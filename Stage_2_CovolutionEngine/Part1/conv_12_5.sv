==> flow/design.v <==
module conv_12_5(clk, reset, x_data,x_valid, x_ready, f_data,f_valid, f_ready, y_data, y_valid, y_ready);
	parameter M = 12;
	parameter N = 5;
 	input clk, reset, x_valid, f_valid, y_ready;
 	input signed [9:0] x_data, f_data;
  	logic signed [9:0] data_x,data_f;
 	output logic x_ready, f_ready, y_valid;
 	output logic signed [22:0] y_data;
   	logic [$clog2(M)-1:0] addr_x, counterx;
   	logic [$clog2(N)-1:0] addr_f, counterf, countery;
	logic overflow_county;
	logic wr_en_x,wr_en_f,clear,en_acc, clear_accumulator;
	parameter [3:0] init = 0, upload_x = 1, upload_f= 2, start_math = 3, start_mult = 4, output_result = 5, wait_s = 6, upload = 7, nothing = 8;  
	logic [3:0] present_state, next_state;
	memory #(10, M) x (clk,x_data, data_x, addr_x, wr_en_x);             
 	memory #(10, N) f (clk, f_data, data_f, addr_f, wr_en_f);             
 	mac m2(clk,en_acc,clear_accumulator, data_x, data_f, y_data);	      
	assign wr_en_x = x_valid & x_ready;	 
	assign wr_en_f = f_valid & f_ready;      
	assign clear_accumulator = (y_valid & y_ready) | clear;  
	always_comb  
	begin
		if (present_state == init) begin  
			addr_x = counterx;
			addr_f = counterf;
			x_ready = 1;
			f_ready = 0;
			y_valid = 0;
			en_acc = 0;
			clear = 1;
		end
		else if (present_state == upload) begin
			addr_x = counterx;
			addr_f = counterf;
			x_ready = 1;
			f_ready = 1;
			y_valid = 0;
			en_acc = 0;
			clear = 0;
		end
		else if (present_state == upload_x) begin
			addr_x = counterx;
			addr_f = counterf;
			x_ready = 1;
			f_ready = 0;
			y_valid = 0;
			en_acc = 0;
			clear = 0;
		end
		else if (present_state == start_mult) begin
			addr_x = counterx;
			addr_f = counterf;
			x_ready = 0;
			f_ready = 0;
			y_valid = 0;
			en_acc=1;
			clear = 0;
		end
		else if (present_state == output_result) begin
			addr_x = counterx;
			addr_f = counterf;
			x_ready = 0;
			f_ready = 0;
			y_valid = 1;
			en_acc = 0;
			clear = 0;
		end
	 	else if (present_state == wait_s) begin
			addr_x = counterx;
			addr_f = counterf;
			x_ready = 0;
			f_ready = 0;
			y_valid = 1;
			en_acc = 0;
			clear = 0;
		end
		else begin
			addr_x = counterx;
			addr_f = counterf;
			x_ready = 0;
			f_ready = 0;
			y_valid = 0;
			en_acc = 0;
			clear = 0;
		end
	end
	always_comb   
	begin
	if(present_state == init)
		next_state = upload_x;
	else if(present_state == upload && x_valid == 1 && counterx == M-1 && counterf == N-1)
		next_state = start_math;
	else if(present_state == upload && x_valid == 1 && counterx == M-1)
		next_state = upload_f;
	else if(present_state == upload && f_valid == 1 && counterf == N-1)
		next_state = upload_x;
	else if(present_state == upload)
		next_state = upload;
	else if(present_state == upload_x && x_valid == 1 && counterx == M-1)
		next_state = upload_f;
	else if(present_state == upload_x)
		next_state = upload_x;
	else if(present_state == upload_f && f_valid == 1 && counterf == N-1)
		next_state = start_math;
	else if(present_state == upload_f)
		next_state = upload_f;
	else if(present_state == start_math)
		next_state = start_mult;
	else if(present_state == start_mult && counterf == N)
		next_state = output_result;
	else if(present_state == start_mult)
		next_state = start_mult;
	else if(present_state == output_result && y_ready == 1 &&  overflow_county == 1)
		next_state = init;
	else if(present_state == output_result && y_ready == 1)
		next_state = start_math;
	else if(present_state == output_result && y_ready == 0)
		next_state = wait_s;
	else if(present_state == wait_s && y_ready == 1 &&  overflow_county == 1)
		next_state = init;
	else if(present_state == wait_s && y_ready == 1)
		next_state = start_math;
	else if(present_state == wait_s && y_ready == 0)
		next_state = wait_s;
	else
		next_state = nothing;
	end
	always_ff @(posedge clk) begin  
	if (reset == 1)
	begin
		present_state <= init;
		counterx <= 0;
		counterf <= 0;
		countery <= 0;
		overflow_county <= 0;
	end
	else 
	begin
		present_state <= next_state;
		if(x_valid == 1 && x_ready == 1)
		counterx <= counterx + 1;
		if(f_valid == 1 && f_ready == 1)
		counterf <= counterf +1;
		if(next_state == start_math) 
		begin
			counterf <= 0;
			counterx <= countery;
  		end
		else if (next_state == start_mult) 
		begin
			counterx <= counterx + 1;
			counterf <= counterf +1;
		end
		else if (next_state == output_result && countery == M-N) 
		begin
			overflow_county <= 1;
			countery <= countery +1;
		end
		else if (next_state == output_result)
			countery <= countery +1;
		else if (next_state == init) 
			begin
			counterx <= 0;
			counterf <= 0;
			countery <= 0;
			overflow_county <= 0;
			end
 	end
end
endmodule
module mac(clk,en_acc,clear_acc, data_x, data_f, y_data);
input clk, clear_acc,en_acc;
input signed [9:0] data_x, data_f;
output logic signed [22:0] y_data;
logic signed [22:0] product, sum;
  always_ff @(posedge clk) begin
    if(clear_acc == 1) begin                 
      y_data <=0;
    end
    else if(en_acc==1)
	begin
	y_data<=sum;
        end
  end
  always_comb begin
    product = data_x * data_f;            
    sum = product + y_data;               
  end
endmodule
module memory(clk, data_in, data_out, addr, wr_en);
 parameter WIDTH=16, SIZE=64;
 localparam LOGSIZE=$clog2(SIZE);
 input [WIDTH-1:0] data_in;
 output logic [WIDTH-1:0] data_out;
 input [LOGSIZE-1:0] addr;
 input clk, wr_en;
 logic [SIZE-1:0][WIDTH-1:0] mem;
 always_ff @(posedge clk) begin
data_out <= mem[addr];
if (wr_en)
 mem[addr] <= data_in;
 end
endmodule
======== Step by step through the tools: conv_12_5 ========
The steps from the RTL of conv_12_5 to its reports follow in flow order.
Line numbers count from 1 in the design file above.
Operators: Yosys type, input widths -> output width; for muxes data width and select width s.
Not given: n/a
set-up
  top module .............................. conv_12_5
  clock port .............................. clk
  cell library ............................ sky130hd
  corner .................................. tt_025C_1v80

======== Word-level counts ========
Yosys after proc, flatten, opt, wreduce and memory -nomap, before mapping. Memory bits, and registers merged into a memory's read port (data or address), are not among the register bits. Print and check cells are not counted. Equal cells are merged and count once.
bit counts
  word-level cells ........................ 131
  input port bits ......................... 25
  output and inout port bits .............. 26
  bits in registers ....................... 228
operators by class
  equal/unequal tests ..................... 15
  muxes and demuxes ....................... 51
  $mul .................................... 3
  $add $sub $neg .......................... 6
  shifts and indexed selects .............. 6
  bitwise gates (word level) .............. 13
  reductions and logical operators ........ 26
operators by type and width
  kind                       count
  $mul 10x10->20             1
  $shift 10x33->120          1
  $shift 10x33->120 const A  1
  $and 120x120->120          1
  $or 120x120->120           1
  $shiftx 120x9->10          1
  $not 120->120              1
  $mux 4                     23
  $neg 32->33                2
  $shift 10x33->50           1
  $shift 10x33->50 const A   1
  $and 50x50->50             1
  $or 50x50->50              1
  $shiftx 50x8->10           1
  $not 50->50                1
  $mux 3                     9
  $eq 4x3->1 const B         6
  $add 23x23->23             1
  $mul 4x3->7 const B        1
  $logic_and 1x1->1          19
  $mux 1                     19
  $mul 3x3->6 const B        1
  $eq 4x2->1 const B         3
  $eq 3x3->1 const B         3
  $logic_not 4->1            2
  $add 3x1->3 const B        2
  $add 4x1->4 const B        1
  $eq 4x1->1 const B         1
Other operator kinds: 10; their cells: 14.

======== Logic depth ========
Depth = most cells in a row (Yosys ltp): at word level without a register or memory, in the mapped netlist without a sequential cell, where the memories' decode and read muxes count.
depth
  depth in word-level cells ............... 26
  ABC_AREA ................................ 0
  mapped depth ............................ 29
  gate-level depth less buffers ........... 28

======== Synthesis result ========
The flow's flattened synthesis, as Yosys stat reports it; memories are mapped. The netlist is that of the ABC_AREA named above (0 if unset); the other value can give another one.
mapped netlist
  mapped flip-flops ....................... 232
  buffers ................................. 81
  standard cells after synthesis .......... 1849
  sequential part of the area ............. 6346.1 µm²
  chip area (Yosys) ....................... 17717.0 µm²
cell types
  cell                       count  area in all (µm²)
  sky130_fd_sc_hd__edfxtp_1  170    5.1E+03
  sky130_fd_sc_hd__fa_1      93     1.86E+03
  sky130_fd_sc_hd__nand2_1   343    1.29E+03
  sky130_fd_sc_hd__dfxtp_1   62     1241.19
  sky130_fd_sc_hd__ha_1      90     1126.08
  sky130_fd_sc_hd__mux4_2    40     900.864
  sky130_fd_sc_hd__o21ai_0   130    650.624
  sky130_fd_sc_hd__nor2_1    140    525.504
  sky130_fd_sc_hd__a22o_1    57     499.229
  sky130_fd_sc_hd__inv_1     118    442.925
  sky130_fd_sc_hd__a21oi_1   65     325.312
  sky130_fd_sc_hd__and2_1    52     325.312
  sky130_fd_sc_hd__xnor2_1   37     324.061
  sky130_fd_sc_hd__mux2i_1   27     270.259
  sky130_fd_sc_hd__clkbuf_1  57     213.955
  sky130_fd_sc_hd__o22ai_1   29     181.424
  sky130_fd_sc_hd__nor3_1    34     170.163
  sky130_fd_sc_hd__a22oi_1   20     150.144
Not listed: further types 59, cells in them 285.
By module: a second synthesis without flattening, with its own total; a netlist apart from the flattened one above.
unflattened totals
  cells (unflattened synthesis) ........... 1911
  area (unflattened synthesis) ............ 19314.8 µm²
Each row is one instance without its submodules.
modules
  module     sequential area (µm²)  cells  instances  area (µm²)
  memory     3803.6                 694    1          7832.5
  mac        460.4                  669    1          6004.5
  memory     1701.6                 399    1          4205.3
  conv_12_5  380.4                  149    1          1272.5

======== Path before layout ========
OpenSTA on the mapped netlist: ideal clock, no wires. The path of least setup slack (recovery checks aside). Input and output delay are each 20% of the period. Register names are those of the netlist, which keeps one name where synthesis merged equal registers.
timing after synthesis
  path type ............................... input-to-reg
  from .................................... input x_valid
  to ...................................... register counterx[3]
  stages on the path ...................... 4
  launch time at the first pin ............ 1.848 ns
  data required time ...................... 9.170 ns
  clock period ............................ 9.24 ns
  library setup time ...................... 0.070 ns
  arrival time ............................ 8.571 ns
  path slack .............................. 0.599 ns
  path delay .............................. 6.793 ns
  external input delay .................... 1.848 ns
  buffers on the path ..................... 0
  synthesis period reached ................ 8.641 ns
"path delay" is the arrival time less input delay plus setup time.
"stages on the path" counts driving pins, that of a launching flip-flop among them; a cell with two outputs on the path counts twice.
"synthesis period reached" is the clock period less the worst setup slack; recovery checks do not enter. This is arithmetic on one report: input and output delays are still those of the set period (20% each).
Between the ends stands the longest chain of elaborated cells between them, by number of cells; it is not shown to be the way that was timed. Of several equally long chains one is given.
Each line given opens the expression or statement behind the cell; cells for indexed reads and writes are added by Yosys, which also makes memories of some case tables.
A register here has more assigning lines than the two given.
between the ends, after synthesis
  path through ............................ sky130_fd_sc_hd__nor2b_1 sky130_fd_sc_hd__a21oi_1 sky130_fd_sc_hd__or3_1 sky130_fd_sc_hd__a21oi_1
  cells in the longest elaborated chain ... 13
  elaborated cells on any way between the ends .. 23
  classes of those cells .................. eq/ne (3); mux (11); reduce/logical (9)
RTL lines, path after synthesis
  element               line  RTL
  from (decl)           4     input clk, reset, x_valid, f_valid, y_ready;
  $logic_and 1x1->1 x2  99    else if(present_state == upload_x && x_valid == 1 && counterx == M-1)
  $mux 4                99
  $mux 4                97    else if(present_state == upload)
  $mux 4                95    else if(present_state == upload && f_valid == 1 && counterf == N-1)
  $mux 4                93    else if(present_state == upload && x_valid == 1 && counterx == M-1)
  $mux 4                91    else if(present_state == upload && x_valid == 1 && counterx == M-1 && counterf == N-1)
  $mux 4                89    if(present_state == init)
  $logic_not 4->1       161   else if (next_state == init)
  $mux 4                161
  $mux 4                159   else if (next_state == output_result)
  $mux 4                154   else if (next_state == output_result && countery == M-N)
  $mux 4                149   else if (next_state == start_mult)
  to (assign)           147   counterx <= countery;
  to (assign)           151   counterx <= counterx + 1;
  to (decl)             9     logic [$clog2(M)-1:0] addr_x, counterx;

======== Worst path after layout ========
Path of least setup slack in the final report of flow run A (OpenROAD, finished layout, wires in). Where an end is a register, its clock arrival counts in the times.
timing after layout
  path type ............................... reg-to-reg
  from .................................... register f.data_out[3]
  to ...................................... register m2.y_data[22]
  stages on the path ...................... 27
  path slack .............................. 0.84 ns
  clock period ............................ 7.72 ns
  buffers on the path ..................... 0
  library setup time ...................... 0.06 ns
  data required time ...................... 8.22 ns
  launch time at the first pin ............ 0.57 ns
  arrival time ............................ 7.37 ns
Between the ends stands the longest chain of elaborated cells between them, by number of cells; it is not shown to be the way that was timed. Of several equally long chains one is given.
between the ends, after layout
  path through ............................ sky130_fd_sc_hd__dfxtp_1 sky130_fd_sc_hd__nand2_1 sky130_fd_sc_hd__fa_1 sky130_fd_sc_hd__inv_1 sky130_fd_sc_hd__fa_1 sky130_fd_sc_hd__inv_1 sky130_fd_sc_hd__fa_1 sky130_fd_sc_hd__inv_1 sky130_fd_sc_hd__fa_1 sky130_fd_sc_hd__fa_1 sky130_fd_sc_hd__ha_1 sky130_fd_sc_hd__o21a_1 sky130_fd_sc_hd__nor2_1 sky130_fd_sc_hd__a21oi_1 sky130_fd_sc_hd__a41o_1 sky130_fd_sc_hd__o41a_1 sky130_fd_sc_hd__a21o_1 sky130_fd_sc_hd__a21oi_1 sky130_fd_sc_hd__xnor2_1 sky130_fd_sc_hd__ha_1 sky130_fd_sc_hd__nor3_1 sky130_fd_sc_hd__o41a_1 sky130_fd_sc_hd__a2bb2oi_1 sky130_fd_sc_hd__o311ai_1 sky130_fd_sc_hd__xnor2_1 sky130_fd_sc_hd__or3_1 sky130_fd_sc_hd__a21oi_1
  cells in the longest elaborated chain ... 2
  elaborated cells on any way between the ends .. 2
  source lines of those cells ............. 2
  classes of those cells .................. add/sub (1); mul (1)
RTL lines, path after layout
  element         line  RTL
  from (decl)     194   output logic [WIDTH-1:0] data_out;
  from (assign)   199   data_out <= mem[addr];
  $mul 10x10->20  186
  $add 23x23->23  187
  to (assign)     178   y_data <=0;
  to (assign)     182   y_data<=sum;
  to (decl)       174   output logic signed [22:0] y_data;

==> results <==
2 stored runs of conv_12_5 in the flow (synthesis by Yosys, layout by OpenROAD, sky130hd cells), in arbitrary order. Constraints: input delay and output delay 20% of the set period each, output load 0.01 pF.
"worst setup path time (ns)" = time allowed to the worst setup path (clock period - input delay - output delay, where it has them) - its slack; a late launch clock adds to it, a late capture clock takes from it.

Flow files of flow run A
==> flow/run.sh <==
#!/bin/bash
# the make line also repeats the synthesis and layout settings of config.mk as NAME=value (left out here)
make -C /OpenROAD-flow-scripts/flow DESIGN_CONFIG=/design/flow/config.mk WORK_HOME=/design/flow/orfs CLKGATE_MAP_FILE= finish
==> flow/config.mk <==
export PLATFORM = sky130hd
export DESIGN_NAME = conv_12_5
export DESIGN_NICKNAME = conv_12_5
export VERILOG_FILES = /design/flow/design.v
export SDC_FILE = /design/flow/constraint.sdc
export NUM_CORES = 4
export LEC_CHECK = 0
export CAP_MARGIN = 15
export CORE_ASPECT_RATIO = 1.33
export CORE_MARGIN = 2
export CORE_UTILIZATION = 25
export GPL_ROUTABILITY_DRIVEN = 0
export GPL_TIMING_DRIVEN = 1
export PLACE_DENSITY_LB_ADDON = 0.29
export SLEW_MARGIN = 0
==> flow/constraint.sdc <==
create_clock -name core_clock -period 7.72 [get_ports {clk}]
set_input_delay 1.5440 -clock core_clock [delete_from_list [all_inputs] [get_ports {clk}]]
set_output_delay 1.5440 -clock core_clock [all_outputs]
set_load 0.01 [all_outputs]

report of flow run A
yosys chip area after synthesis (um^2): 17717.0
finish__design__die__area: 73036.0
finish__design__instance__area__stdcell: 20209.4
finish__design__instance__utilization: 0.2879
finish__timing__setup__ws: 0.845
worst setup path time (ns): 6.88
worst setup path kind: reg-to-reg

Flow files of flow run B
==> flow/run.sh <==
#!/bin/bash
# the make line also repeats the synthesis and layout settings of config.mk as NAME=value (left out here)
make -C /OpenROAD-flow-scripts/flow DESIGN_CONFIG=/design/flow/config.mk WORK_HOME=/design/flow/orfs CLKGATE_MAP_FILE= finish
==> flow/config.mk <==
export PLATFORM = sky130hd
export DESIGN_NAME = conv_12_5
export DESIGN_NICKNAME = conv_12_5
export VERILOG_FILES = /design/flow/design.v
export SDC_FILE = /design/flow/constraint.sdc
export NUM_CORES = 4
export LEC_CHECK = 0
export CAP_MARGIN = 20
export CELL_PAD_IN_SITES_GLOBAL_PLACEMENT = 2
export CORE_MARGIN = 9
export CORE_UTILIZATION = 33
export CTS_CLUSTER_DIAMETER = 153
export GPL_ROUTABILITY_DRIVEN = 0
export MAX_ROUTING_LAYER = met4
export PLACE_DENSITY = 0.6
export SLEW_MARGIN = 5
export TNS_END_PERCENT = 80
==> flow/constraint.sdc <==
create_clock -name core_clock -period 7.29 [get_ports {clk}]
set_input_delay 1.4580 -clock core_clock [delete_from_list [all_inputs] [get_ports {clk}]]
set_output_delay 1.4580 -clock core_clock [all_outputs]
set_load 0.01 [all_outputs]

report of flow run B
yosys chip area after synthesis (um^2): 17717.0
finish__design__die__area: 62352.6
finish__design__instance__area__stdcell: 20054.2
finish__design__instance__utilization: 0.3793
finish__timing__setup__ws: 0.465
worst setup path time (ns): 6.82
worst setup path kind: reg-to-reg
